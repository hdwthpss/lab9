==> flow/design.v <==
`timescale 1ns / 1ps
module freq_div(clk,rst_n,clk_out,clk_ctl,cnt_h,cnt_l
    );
	input clk;
	input rst_n;
	output clk_out;
	output [1:0] clk_ctl;
	reg clk_out;
	reg [1:0] clk_ctl;
	output reg [14:0] cnt_l;
	output reg [6:0] cnt_h;
	reg [25-1:0] cnt_temp;
	always@(clk_ctl or clk_out or cnt_l or cnt_h)
		cnt_temp={clk_out,cnt_h,clk_ctl,cnt_l}+1'b1;
	always@(posedge clk or negedge rst_n)
		if(~rst_n)
			{clk_out,cnt_h,clk_ctl,cnt_l}=25'd0;
		else
			{clk_out,cnt_h,clk_ctl,cnt_l}=cnt_temp;
endmodule
* From RTL to reports: freq_div *
The steps from the RTL of freq_div to its reports follow in flow order.
Lines are those of the file above, counted from 1.
Operators carry their Yosys type and port widths (W data, S select, Z words).
The mark - stands for no value.

design
  design top = freq_div
  clock = clk
  cell library = sky130hd
  corner = tt_025C_1v80

* Word-level counts *
Counts by Yosys on the flattened word-level netlist (proc, flatten, opt, wreduce; memories kept). Register bits leave out memories and registers merged into their read ports (data or address); mux counts leave out enables and synchronous resets folded into registers. Print and check cells are left out. Cells with the same type and inputs are merged into one.

word-level totals
  elaborated cells = 5
  memory cells = 0
  bits in latches = 0
  RAM bits = 0
  register bits = 25
  clocked read ports x word width = 0
  output and inout bits = 25
  ROM bits = 0

cells by class
  divide/modulo/power cells = 0
  equal/unequal tests = 0
  multipliers = 0
  add/subtract/negate cells = 1
  bitwise logic cells = 0
  reduce/logical cells = 0
  shift operators = 0
  mux-type cells = 0
  $lt $le $gt $ge = 0

operators by type and width
  kind                     count
  $add A25 B1 Y25 const B  1

* Logic depth *
Longest topological path by Yosys (ltp), each cell counted once; first at word level (registers and memories cut), then after technology mapping (sequential cells cut; the memories' decode and read muxes count).

depth
  word-level depth = 1
  ABC_AREA = 0
  depth in mapped cells = 5
  gate-level depth less buffers = 5

* Synthesis result *
The flow's flattened synthesis, as Yosys stat reports it; memories are mapped. The netlist is that of the ABC_AREA named above (0 if unset); the other value can give another one.

cells by type
  cell                      count  total area (um^2)
  sky130_fd_sc_hd__dfrtp_1  25     625.6
  sky130_fd_sc_hd__xnor2_1  15     131.376
  sky130_fd_sc_hd__xor2_1   8      70.067
  sky130_fd_sc_hd__nand3_1  9      45.043
  sky130_fd_sc_hd__nand4_4  2      42.541
  sky130_fd_sc_hd__nor4_4   2      42.541
  sky130_fd_sc_hd__and3_1   5      31.28
  sky130_fd_sc_hd__nand4_1  4      25.024
  sky130_fd_sc_hd__and4_1   2      17.517
  sky130_fd_sc_hd__nand3_4  1      17.517
  sky130_fd_sc_hd__nand2_1  4      15.014
  sky130_fd_sc_hd__nor2_1   4      15.014
  sky130_fd_sc_hd__ha_1     1      12.512
  sky130_fd_sc_hd__and3_2   1      7.507
  sky130_fd_sc_hd__inv_1    2      7.507

mapped netlist
  buffer cells = 0
  mapped flip-flops = 25
  sequential area = 0.0006256 mm^2
  cells in the netlist = 85
  chip area (Yosys) = 0.0011061 mm^2

* Path before layout *
OpenSTA on the mapped netlist: ideal clock, no wires. The path of least setup slack (recovery checks aside). Input and output delay are each 20% of the period. Register names are those of the netlist, which keeps one name where synthesis merged equal registers.

path after synthesis
  path kind = flip-flop to flip-flop
  from = register cnt_l[0]
  to = register cnt_h[1]
  buffers on the path = 0
  stages = 6
  data required time = 1805 ps
  path slack = 434 ps
  path delay = 1496 ps
  time at the first pin = 0 ps
  period = 1930 ps
  data arrival time = 1371 ps
  synthesis period reached = 1496 ps

"path delay" is the arrival time less input delay plus setup time.
"stages" counts driving pins, that of a launching flip-flop among them; a cell with two outputs on the path counts twice.
"synthesis period reached" is the clock period less the worst setup slack; recovery checks do not enter. This is arithmetic on one report: input and output delays are still those of the set period (20% each).
Between the ends stands the longest chain of elaborated cells between them, by number of cells; it is not shown to be the way that was timed. Of several equally long chains one is given.
A line is the first line of the expression or statement that the cell stems from. Yosys adds cells for indexed reads and writes and turns some case tables into memories.

on the way, after synthesis
  cells stage by stage = sky130_fd_sc_hd__dfrtp_1 -> sky130_fd_sc_hd__ha_1 -> sky130_fd_sc_hd__nand3_1 -> sky130_fd_sc_hd__nor4_4 -> sky130_fd_sc_hd__nand4_1 -> sky130_fd_sc_hd__xnor2_1
  cells in the longest elaborated chain = 1
  elaborated cells between the ends (all ways) = 1
  source lines of those cells = 1
  those cells by class = add/sub: 1

ends and longest elaborated chain, after synthesis
  item             RTL line  RTL
  start, declared  10        output reg [14:0] cnt_l;
  $add A25 B1 Y25  14        cnt_temp={clk_out,cnt_h,clk_ctl,cnt_l}+1'b1;
  end, declared    11        output reg [6:0] cnt_h;

* Worst path after layout *
Path of least setup slack in the final report of run B (OpenROAD, finished layout, wires in). Where an end is a register, its clock arrival counts in the times.
The path's times are printed in steps of 10 ps; the period is the one set.

path after layout
  path kind = flip-flop to flip-flop
  from = register cnt_l[0]
  to = register cnt_h[4]
  data arrival time = 1590 ps
  buffers on the path = 3
  period = 1190 ps
  data required time = 1350 ps
  time at the first pin = 270 ps
  stages = 8
  path slack = -240 ps

Between the ends stands the longest chain of elaborated cells between them, by number of cells; it is not shown to be the way that was timed. Of several equally long chains one is given.

on the way, after layout
  cells stage by stage = sky130_fd_sc_hd__dfrtp_2 -> sky130_fd_sc_hd__buf_6 -> sky130_fd_sc_hd__nand4_1 -> sky130_fd_sc_hd__buf_6 -> sky130_fd_sc_hd__nor4_4 -> sky130_fd_sc_hd__buf_6 -> sky130_fd_sc_hd__nand4_1 -> sky130_fd_sc_hd__xnor2_1
  cells in the longest elaborated chain = 1
  elaborated cells between the ends (all ways) = 1
  source lines of those cells = 1
  those cells by class = add/sub: 1

ends and longest elaborated chain, after layout
  item             RTL line  RTL
  start, declared  10        output reg [14:0] cnt_l;
  $add A25 B1 Y25  14        cnt_temp={clk_out,cnt_h,clk_ctl,cnt_l}+1'b1;
  end, declared    11        output reg [6:0] cnt_h;

Subject: flow runs of freq_div

Hi,

Measured results for freq_div: 2 stored runs of the Yosys and OpenROAD flow on sky130hd. The settings differ; the order carries no meaning. The constraints put input and output delay at 20% of the set period each and load the outputs with 0.01 pF.
Settings: n/a = not set for that run.
Among the results, n/a means that no value is shown for the run.

name                                    run A  run B
period_ns                               1.04   1.19
CORE_UTILIZATION                        61     20
SETUP_SLACK_MARGIN                      0.06   0.15
PLACE_DENSITY_LB_ADDON                  0.1    n/a
CELL_PAD_IN_SITES_DETAIL_PLACEMENT      2      0
CTS_CLUSTER_SIZE                        20     14
CTS_CLUSTER_DIAMETER                    145    118
SLEW_MARGIN                             0      20
CAP_MARGIN                              20     20
CORE_MARGIN                             2      2
PLACE_DENSITY                           n/a    0.5
CORE_ASPECT_RATIO                       n/a    0.86
CELL_PAD_IN_SITES_GLOBAL_PLACEMENT      n/a    3
TNS_END_PERCENT                         n/a    95
ABC_AREA                                n/a    0
GPL_TIMING_DRIVEN                       n/a    0
MIN_ROUTING_LAYER                       n/a    met1
chip area in the Yosys report (mm^2)    n/a    0.0011061
area inside the die boundary (mm^2)     n/a    0.0061429
standard-cell area after layout (mm^2)  n/a    0.0023172
worst setup slack after layout (ps)     n/a    -242

Run A: stopped before the end: placement reported DPL-0033

Regards
